==> flow/design.v <==
`timescale 1ns / 1ps
module adder28_un(A, B, CLK, CE, SCLR, S);
input [27:0]A;
input [27:0]B;
input CLK;
input CE;
input SCLR;
output reg [27:0]S;
always @(posedge CLK)
	if(SCLR)
		S <= 0;
	else if(CE)
		S <= A + B;
endmodule
== Tool chain data of adder28_un ==
Tool output for the design above, in the order of the flow.
Lines are those of the file above, counted from 1.
Operators: Yosys type, input widths -> output width; for muxes data width and select width s.
Cell names lack the library's common part.
Not given: n/a
Design
  top module: adder28_un
  clock input: CLK
  cell library: sky130hd
  timing corner: tt_025C_1v80

== After elaboration ==
Source: Yosys, flattened and elaborated, memories not mapped. Widths are those after wreduce; folded enables and synchronous resets count as part of the registers. Registers that Yosys merges into a memory's read port (data or address) are not register bits. Print and check cells do not count. Equal cells are merged and count once.
Bit counts
  flip-flop bits (word level): 28
  word-level cells: 2
Operators by class
  $add $sub $neg: 1
Operators by type and width (number)
  $add 28x28->28: 1

== Depth ==
Longest topological path by Yosys (ltp), each cell counted once; first at word level (registers and memories cut), then after technology mapping (sequential cells cut; the memories' decode and read muxes count).
Logic depth
  word-level depth: 1
  ABC_AREA: 0
  gate-level depth with buffers: 9
  mapped depth without buffers: 9

== Mapped cells and area ==
Source: synth_stat.txt of the flow (Yosys; design flattened, memories mapped). It holds for the ABC_AREA given above (unset counts as 0); a run with the other value may have another netlist.
Mapped netlist
  cell count: 324
  synthesis area: 2536.2 sq um
  sequential area: 560.5 sq um
  flip-flops: 28
Cell types (number)
  dfxtp_1: 28
  ha_1: 27
  a21oi_1: 30
  nor2_1: 35
  o21ai_0: 21
  nand2_1: 22
  xnor2_1: 9
  mux2i_1: 7
  a211oi_1: 9
  o211ai_1: 9
  nand3_1: 13
  xor2_1: 7
  a21o_1: 7
  inv_1: 14
  nor3_1: 8
  o21bai_1: 5
  nand4_1: 5
  a221o_1: 3
Not listed: further types 31, cells in them 65.

== Worst setup path after synthesis ==
Path of least setup slack by OpenSTA after synthesis, without wires, with an ideal clock, recovery checks aside; 20% of the period is set as input and as output delay. Where synthesis merged equal registers, the netlist keeps one of their names.
Timing path after synthesis
  path kind: in2reg
  start: input port A[0]
  end: register S[22]
  clock period: 3.1 ns
  external input delay: 0.620 ns
  library setup time: 0.122 ns
  time at the first pin: 0.620 ns
  arrival: 2.633 ns
  path slack: 0.345 ns
  path delay: 2.135 ns
  driving pins on the path: 9
  path buffers: 0
  period reached after synthesis: 2.755 ns
"path delay" = arrival - input delay + setup time.
"driving pins on the path" counts driving pins, that of a launching flip-flop among them; a cell with two outputs on the path counts twice.
"period reached after synthesis" = period - worst setup slack (recovery checks aside). The figure is calculated, with input and output delays left at 20% of the set period.
Between the ends stands the longest chain of elaborated cells between them, by number of cells; it is not shown to be the way that was timed. Of several equally long chains one is given.
A line is the first line of the expression or statement that the cell stems from. Yosys adds cells for indexed reads and writes and turns some case tables into memories.
Between the ends, after synthesis
  cell sequence: ha_1 -> fa_1 -> a211oi_2 -> o211ai_1 -> a311o_2 -> o21bai_4 -> o2bb2ai_4 -> o21ai_2 -> a221o_1
  length of the longest elaborated chain: 1
RTL lines, path after synthesis
  start, declared: line 3  | input [27:0]A;
  $add 28x28->28: line 13  | S <= A + B;
  end, assigned: line 11  | S <= 0;
  end, assigned: line 13
  end, declared: line 8  | output reg [27:0]S;

== Timing after layout ==
From the final timing report of stored run 1: the path of least setup slack in the routed layout; clock arrival at registers is part of the times.
Timing path post-layout
  path kind: in2reg
  start: input port B[0]
  end: register S[26]
  clock period: 2.99 ns
  external input delay: 0.60 ns
  library setup time: 0.10 ns
  time at the first pin: 0.60 ns
  arrival: 2.79 ns
  path slack: 0.37 ns
  driving pins on the path: 10
  path buffers: 1
Between the ends stands the longest chain of elaborated cells between them, by number of cells; it is not shown to be the way that was timed. Of several equally long chains one is given.
Between the ends, post-layout
  cell sequence: buf_6 -> ha_4 -> fa_2 -> a211oi_4 -> o211ai_1 -> a311o_2 -> o21bai_4 -> o2bb2ai_4 -> o21ai_2 -> a221o_1
  length of the longest elaborated chain: 1
RTL lines, path post-layout
  start, declared: line 4  | input [27:0]B;
  $add 28x28->28: line 13  | S <= A + B;
  end, assigned: line 11  | S <= 0;
  end, assigned: line 13
  end, declared: line 8  | output reg [27:0]S;

Measured results for adder28_un: 2 stored runs of the Yosys and OpenROAD flow on sky130hd. The settings differ; the order carries no meaning. The constraints put input and output delay at 20% of the set period each and load the outputs with 0.01 pF.
By "worst setup path time (ns)" is meant the share of the clock period that the worst setup path is allowed (20% is reserved at inputs, 20% at outputs), minus its slack. Clock arrival times at its registers enter into it.

settings of stored run 1
{
  "period_ns": 2.99,
  "CORE_UTILIZATION": 18,
  "SETUP_SLACK_MARGIN": 0.58,
  "PLACE_DENSITY_LB_ADDON": 0.01,
  "CORE_MARGIN": 10,
  "CELL_PAD_IN_SITES_GLOBAL_PLACEMENT": 1,
  "TNS_END_PERCENT": 25,
  "CTS_CLUSTER_SIZE": 58,
  "CTS_CLUSTER_DIAMETER": 56,
  "CAP_MARGIN": 20,
  "SLEW_MARGIN": 20
}
report of stored run 1
yosys chip area after synthesis (um^2): 2536.2
finish__design__die__area: 19237.7
finish__design__instance__utilization: 0.3286
finish__timing__setup__ws: 0.369
finish__timing__setup__tns: 0.000
finish__timing__hold__ws: 0.477
worst setup path time (ns): 2.02
worst setup path kind: in2reg

settings of stored run 2
{
  "period_ns": 2.98,
  "SETUP_SLACK_MARGIN": 0.46,
  "CAP_MARGIN": 20,
  "CORE_MARGIN": 2,
  "CORE_UTILIZATION": 40,
  "SLEW_MARGIN": 20
}
report of stored run 2
yosys chip area after synthesis (um^2): 2536.2
finish__design__die__area: 6993.1
finish__design__instance__utilization: 0.6504
finish__timing__setup__ws: 0.467
finish__timing__setup__tns: 0.000
finish__timing__hold__ws: 0.471
worst setup path time (ns): 1.92
worst setup path kind: in2reg
